==> flow/design.v <==
package wdgrv_regs_rtl_pkg;
  localparam int WDCSR_BYTE_WIDTH = 4;
  localparam int WDCSR_BYTE_SIZE = 4;
  localparam bit [2:0] WDCSR_BYTE_OFFSET = 3'h0;
  localparam int WDCSR_WDEN_BIT_WIDTH = 1;
  localparam bit WDCSR_WDEN_BIT_MASK = 1'h1;
  localparam int WDCSR_WDEN_BIT_OFFSET = 0;
  localparam int WDCSR_RVD1_BIT_WIDTH = 1;
  localparam bit WDCSR_RVD1_BIT_MASK = 1'h1;
  localparam int WDCSR_RVD1_BIT_OFFSET = 1;
  localparam int WDCSR_S1WTO_BIT_WIDTH = 1;
  localparam bit WDCSR_S1WTO_BIT_MASK = 1'h1;
  localparam int WDCSR_S1WTO_BIT_OFFSET = 2;
  localparam int WDCSR_S2WTO_BIT_WIDTH = 1;
  localparam bit WDCSR_S2WTO_BIT_MASK = 1'h1;
  localparam int WDCSR_S2WTO_BIT_OFFSET = 3;
  localparam int WDCSR_WTOCNT_BIT_WIDTH = 10;
  localparam bit [9:0] WDCSR_WTOCNT_BIT_MASK = 10'h3ff;
  localparam int WDCSR_WTOCNT_BIT_OFFSET = 4;
  localparam int WDCSR_RVD2_BIT_WIDTH = 18;
  localparam bit [17:0] WDCSR_RVD2_BIT_MASK = 18'h3ffff;
  localparam int WDCSR_RVD2_BIT_OFFSET = 14;
  localparam int WDCNT_BYTE_WIDTH = 4;
  localparam int WDCNT_BYTE_SIZE = 4;
  localparam bit [2:0] WDCNT_BYTE_OFFSET = 3'h4;
  localparam int WDCNT_CNT_BIT_WIDTH = 32;
  localparam bit [31:0] WDCNT_CNT_BIT_MASK = 32'hffffffff;
  localparam int WDCNT_CNT_BIT_OFFSET = 0;
endpackage
module reset_ctrl #(
    parameter CORE_RST_CYCLES = 60,      
    parameter PADDING_CYCLES = 5,        
    parameter WDG_RST_CYCLES = 1         
) (
    input clk,           
    input sys_res_n,
    input wdg_to,        
    output wdg_res_n,    
    output core_res_n    
);
    localparam MAX_COUNT_CYCLES = CORE_RST_CYCLES + PADDING_CYCLES + WDG_RST_CYCLES;
    reg [$clog2(MAX_COUNT_CYCLES)-1:0] cnt;
    wire do_cnt;
    wire done_reset_core;
    wire done_padding;
    wire done_reset_wdg;
    parameter S_IDLE        = 3'b110;  
    parameter S_CORE_RST    = 3'b011;  
    parameter S_PADDING     = 3'b111;  
    parameter S_WDG_RST     = 3'b101;  
    wire [3:0] inp;
    reg [2:0] state, next_state;
    assign inp = {wdg_to, done_reset_core, done_padding, done_reset_wdg};
    assign {core_res_n, wdg_res_n, do_cnt} = state;
    always @(*) begin
        casez ({inp, state})
            {4'b0???, S_IDLE}: next_state = S_IDLE;
            {4'b1???, S_IDLE}: next_state = S_CORE_RST;
            {4'b?0??, S_CORE_RST}: next_state = S_CORE_RST;
            {4'b?1??, S_CORE_RST}: next_state = S_PADDING;
            {4'b??0?, S_PADDING}: next_state = S_PADDING;
            {4'b??1?, S_PADDING}: next_state = S_WDG_RST;
            {4'b???0, S_WDG_RST}: next_state = S_WDG_RST;
            {4'b???1, S_WDG_RST}: next_state = S_IDLE;
            default: next_state = state;
        endcase
    end
    always @(posedge clk) begin
        if (~sys_res_n) begin
            state <= S_IDLE;
        end
        else begin
            state <= next_state;
        end
    end
    assign done_reset_core = (cnt == CORE_RST_CYCLES-1) ? 1'b1 : 1'b0;
    assign done_padding = (cnt == CORE_RST_CYCLES + PADDING_CYCLES) ? 1'b1 : 1'b0;
    assign done_reset_wdg = (cnt == CORE_RST_CYCLES + PADDING_CYCLES + WDG_RST_CYCLES) ? 1'b1 : 1'b0;
    always @(posedge clk) begin
        if (~sys_res_n) begin
            cnt <= 0;
        end else begin
            if (do_cnt) begin
                cnt <= cnt + 1;
            end else begin
                cnt <= 0;
            end
        end
    end
endmodule
# --- Step by step through the tools: reset_ctrl ---
# The steps from the RTL of reset_ctrl to its reports follow in flow order.
# Line numbers count from 1 in the design file above.
# Operators carry their Yosys type and port widths (W data, S select, Z words).
# Cell names lack the library's common part.
design:
  design: "reset_ctrl"
  clk_port: "clk"
  lib: "sky130hd"
  lib_corner: "tt_025C_1v80"

# --- Elaborated design ---
# Yosys after proc, flatten, opt, wreduce and memory -nomap, before mapping. Memory bits, and registers merged into a memory's read port (data or address), are not among the register bits. Print and check cells are not counted. Equal cells are merged and count once.
classes:
  add_sub_neg: 1
  equal: 11
  muxes: 4
  reduce_logical: 6
ops:
  columns: ["operator", "count"]
  rows:
  - ["$eq A4 B4 Y1 const B", 4]
  - ["$eq A7 B7 Y1 const B", 2]
  - ["$eq A4 B3 Y1 const B", 3]
  - ["$pmux W3 S4", 1]
  - ["$reduce_or A2 Y1", 4]
  - ["$add A7 B1 Y7 const B", 1]
  - ["$eq A7 B6 Y1 const B", 1]
  - ["$eq A4 B2 Y1 const B", 1]
  - ["$reduce_bool A4 Y1", 1]
  - ["$mux W1", 3]
  - ["$reduce_and A2 Y1", 1]
word_totals:
  ff_bits: 10
  in_bits: 3
  out_inout_bits: 2
  elab_cells: 24

# --- Depth ---
# Depth = most cells in a row (Yosys ltp): at word level without a register or memory, in the mapped netlist without a sequential cell, where the memories' decode and read muxes count.
depth:
  word_depth: 5
  abc_area: 0
  mapped_depth: 4
  depth_no_buf: 4

# --- Synthesis result ---
# Source: synth_stat.txt of the flow (Yosys; design flattened, memories mapped). It holds for the ABC_AREA given above (unset counts as 0); a run with the other value may have another netlist.
by_type:
  columns: ["cell", "count", "area_total_um2"]
  rows:
  - ["dfxtp_1", 10, 200.192]
  - ["ha_1", 3, 37.536]
  - ["inv_1", 5, 18.768]
  - ["nor2_1", 5, 18.768]
  - ["or3_1", 3, 18.768]
  - ["o41ai_1", 2, 17.517]
  - ["xor2_1", 2, 17.517]
  - ["a21oi_1", 3, 15.014]
  - ["nand3_1", 2, 10.01]
  - ["nor4bb_1", 1, 10.01]
  - ["o21ai_0", 2, 10.01]
  - ["a211o_1", 1, 8.758]
  - ["and4_1", 1, 8.758]
  - ["xnor2_1", 1, 8.758]
  - ["nand2_1", 2, 7.507]
  - ["nand3b_1", 1, 7.507]
  - ["nor3b_1", 1, 7.507]
  - ["a31oi_1", 1, 6.256]
# Other cell types: 3; their cells: 3.
synth_totals:
  cell_count: 49
  synth_area_mm2: 0.0004467
  sequential_area_mm2: 0.0002002
  flip_flops: 10
  buf_cells: 0

# --- Worst setup path after synthesis ---
# Source: OpenSTA report_checks on the synthesized netlist (no wires, ideal clock, input and output delay 20% of the period each), path of least setup slack; recovery checks are left aside. Register names are those of the netlist, which keeps one name where synthesis merged equal registers.
synth_timing:
  path_type: "reg-to-reg"
  start: "register state[2]"
  end: "register state[1]"
  tclk_ps: 1640
  setup_ps: 127
  launch_ps: 0
  t_arrival_ps: 1093
  required_time_ps: 1513
  setup_slack_ps: 420
  path_delay_ps: 1220
  stages: 4
  n_path_buf: 0
  period_less_setup_slack_ps: 1220
# "path_delay_ps" = arrival - input delay + setup time.
# "stages": output pins that drive a net of the path, with the launching flip-flop's if there is one; two outputs of one cell count as two.
# "period_less_setup_slack_ps" = period - worst setup slack (recovery checks aside). The figure is calculated, with input and output delays left at 20% of the set period.
# The rows between start and end are the longest chain of elaborated cells between them; the timing report does not say that the signal goes this way. Where chains are equally long, one stands for them.
# Each line given opens the expression or statement behind the cell; cells for indexed reads and writes are added by Yosys, which also makes memories of some case tables.
synth_via:
  cell_sequence: "dfxtp_1 -> nor4bb_1 -> a31oi_1 -> or3_1"
  elab_chain_cells: 3
  cells_between: 14
  lines_between: 1
  classes_between: "eq/ne (8); mux (1); reduce/logical (5)"
synth_rtl:
  columns: ["item", "line", "text"]
  rows:
  - ["start, declared", 52, "reg [2:0] state, next_state;"]
  - ["start, assigned", 70, "state <= S_IDLE;"]
  - ["start, assigned", 73, "state <= next_state;"]
  - ["$eq A4 B4 Y1", 56, "casez ({inp, state})"]
  - ["$reduce_or A2 Y1", null, null]
  - ["$pmux W3 S4", 56, null]
  - ["end, assigned", 70, null]
  - ["end, assigned", 73, null]
  - ["end, declared", 52, null]

# --- Timing after layout ---
# From the final timing report of entry A: the path of least setup slack in the routed layout; clock arrival at registers is part of the times.
# The report prints the path's times to 10 ps; the period is as set.
layout_timing:
  path_type: "reg-to-reg"
  start: "register cnt[0]"
  end: "register state[1]"
  tclk_ps: 924
  setup_ps: 110
  launch_ps: 260
  t_arrival_ps: 1360
  required_time_ps: 1080
  setup_slack_ps: -290
  stages: 5
  n_path_buf: 0
# The rows between start and end are the longest chain of elaborated cells between them; the timing report does not say that the signal goes this way. Where chains are equally long, one stands for them.
# At most two assigning lines are given for a register; there are more.
layout_via:
  cell_sequence: "dfxtp_4 -> inv_2 -> ha_2 -> and4_1 -> or3_1"
  elab_chain_cells: 5
  cells_between: 18
  lines_between: 4
  classes_between: "eq/ne (9); mux (4); reduce/logical (5)"
layout_rtl:
  columns: ["item", "line", "text"]
  rows:
  - ["start, declared", 42, "reg [$clog2(MAX_COUNT_CYCLES)-1:0] cnt;"]
  - ["start, assigned", 81, "cnt <= 0;"]
  - ["start, assigned", 84, "cnt <= cnt + 1;"]
  - ["$eq A7 B7 Y1", 78, "assign done_reset_wdg = (cnt == CORE_RST_CYCLES + PADDING_CYCLES + WDG_RST_CYCLES) ? 1'b1 : 1'b0;"]
  - ["$mux W1", 78, null]
  - ["$eq A4 B4 Y1", 56, "casez ({inp, state})"]
  - ["$reduce_or A2 Y1", null, null]
  - ["$pmux W3 S4", 56, null]
  - ["end, assigned", 70, "state <= S_IDLE;"]
  - ["end, assigned", 73, "state <= next_state;"]
  - ["end, declared", 52, "reg [2:0] state, next_state;"]

Record of 2 stored runs of the RTL-to-layout flow on reset_ctrl, platform sky130hd. The runs are unordered. Constraints: input delay and output delay 20% of the set period each, output load 0.01 pF.
"achieved_period_ps" is the run's clock period less its worst setup slack. It is reckoned from that one timing run; input and output delays stay at 20% of the period that was set.
By "worst_path_ps" is meant the share of the clock period that the worst setup path is allowed (20% is reserved at inputs, 20% at outputs), minus its slack. Clock arrival times at its registers enter into it.
"worst_path_ps" is given in steps of 10 ps.

--- entry A ---
==> flow/run.sh <==
#!/bin/bash
# the make line also repeats the synthesis and layout settings of config.mk as NAME=value (left out here)
make -C /OpenROAD-flow-scripts/flow DESIGN_CONFIG=/design/flow/config.mk WORK_HOME=/design/flow/orfs CLKGATE_MAP_FILE= finish
==> flow/config.mk <==
export PLATFORM = sky130hd
export DESIGN_NAME = reset_ctrl
export DESIGN_NICKNAME = reset_ctrl
export VERILOG_FILES = /design/flow/design.v
export SDC_FILE = /design/flow/constraint.sdc
export NUM_CORES = 4
export LEC_CHECK = 0
export CAP_MARGIN = 20
export CELL_PAD_IN_SITES_GLOBAL_PLACEMENT = 2
export CORE_MARGIN = 2
export CORE_UTILIZATION = 25
export CTS_CLUSTER_DIAMETER = 375
export GPL_TIMING_DRIVEN = 0
export SLEW_MARGIN = 20
export TNS_END_PERCENT = 50
==> flow/constraint.sdc <==
create_clock -name core_clock -period 0.924 [get_ports {clk}]
set_input_delay 0.1848 -clock core_clock [delete_from_list [all_inputs] [get_ports {clk}]]
set_output_delay 0.1848 -clock core_clock [all_outputs]
set_load 0.01 [all_outputs]

==> results, as YAML <==
results:
  synth_chip_area_mm2: 0.0004467
  die_footprint_mm2: 0.0021409
  finish.stdcell_area_mm2: 0.0006519
  final_setup_ws_ps: -285
  ws_hold_ps: 528
  achieved_period_ps: 1209
  worst_path_ps: 1210
  path_kind: "reg-to-reg"

--- entry B ---
==> flow/run.sh <==
#!/bin/bash
# the make line also repeats the synthesis and layout settings of config.mk as NAME=value (left out here)
make -C /OpenROAD-flow-scripts/flow DESIGN_CONFIG=/design/flow/config.mk WORK_HOME=/design/flow/orfs CLKGATE_MAP_FILE= finish
==> flow/config.mk <==
export PLATFORM = sky130hd
export DESIGN_NAME = reset_ctrl
export DESIGN_NICKNAME = reset_ctrl
export VERILOG_FILES = /design/flow/design.v
export SDC_FILE = /design/flow/constraint.sdc
export NUM_CORES = 4
export LEC_CHECK = 0
export CAP_MARGIN = 30
export CELL_PAD_IN_SITES_DETAIL_PLACEMENT = 0
export CORE_ASPECT_RATIO = 0.78
export CORE_MARGIN = 2
export CORE_UTILIZATION = 70
export CTS_CLUSTER_DIAMETER = 366
export CTS_CLUSTER_SIZE = 89
export HOLD_SLACK_MARGIN = 0.07
export MAX_ROUTING_LAYER = met5
export SLEW_MARGIN = 20
==> flow/constraint.sdc <==
create_clock -name core_clock -period 1.56 [get_ports {clk}]
set_input_delay 0.3120 -clock core_clock [delete_from_list [all_inputs] [get_ports {clk}]]
set_output_delay 0.3120 -clock core_clock [all_outputs]
set_load 0.01 [all_outputs]

==> results, as YAML <==
outcome: "no final report: floorplanning broke off with PDN-0185"
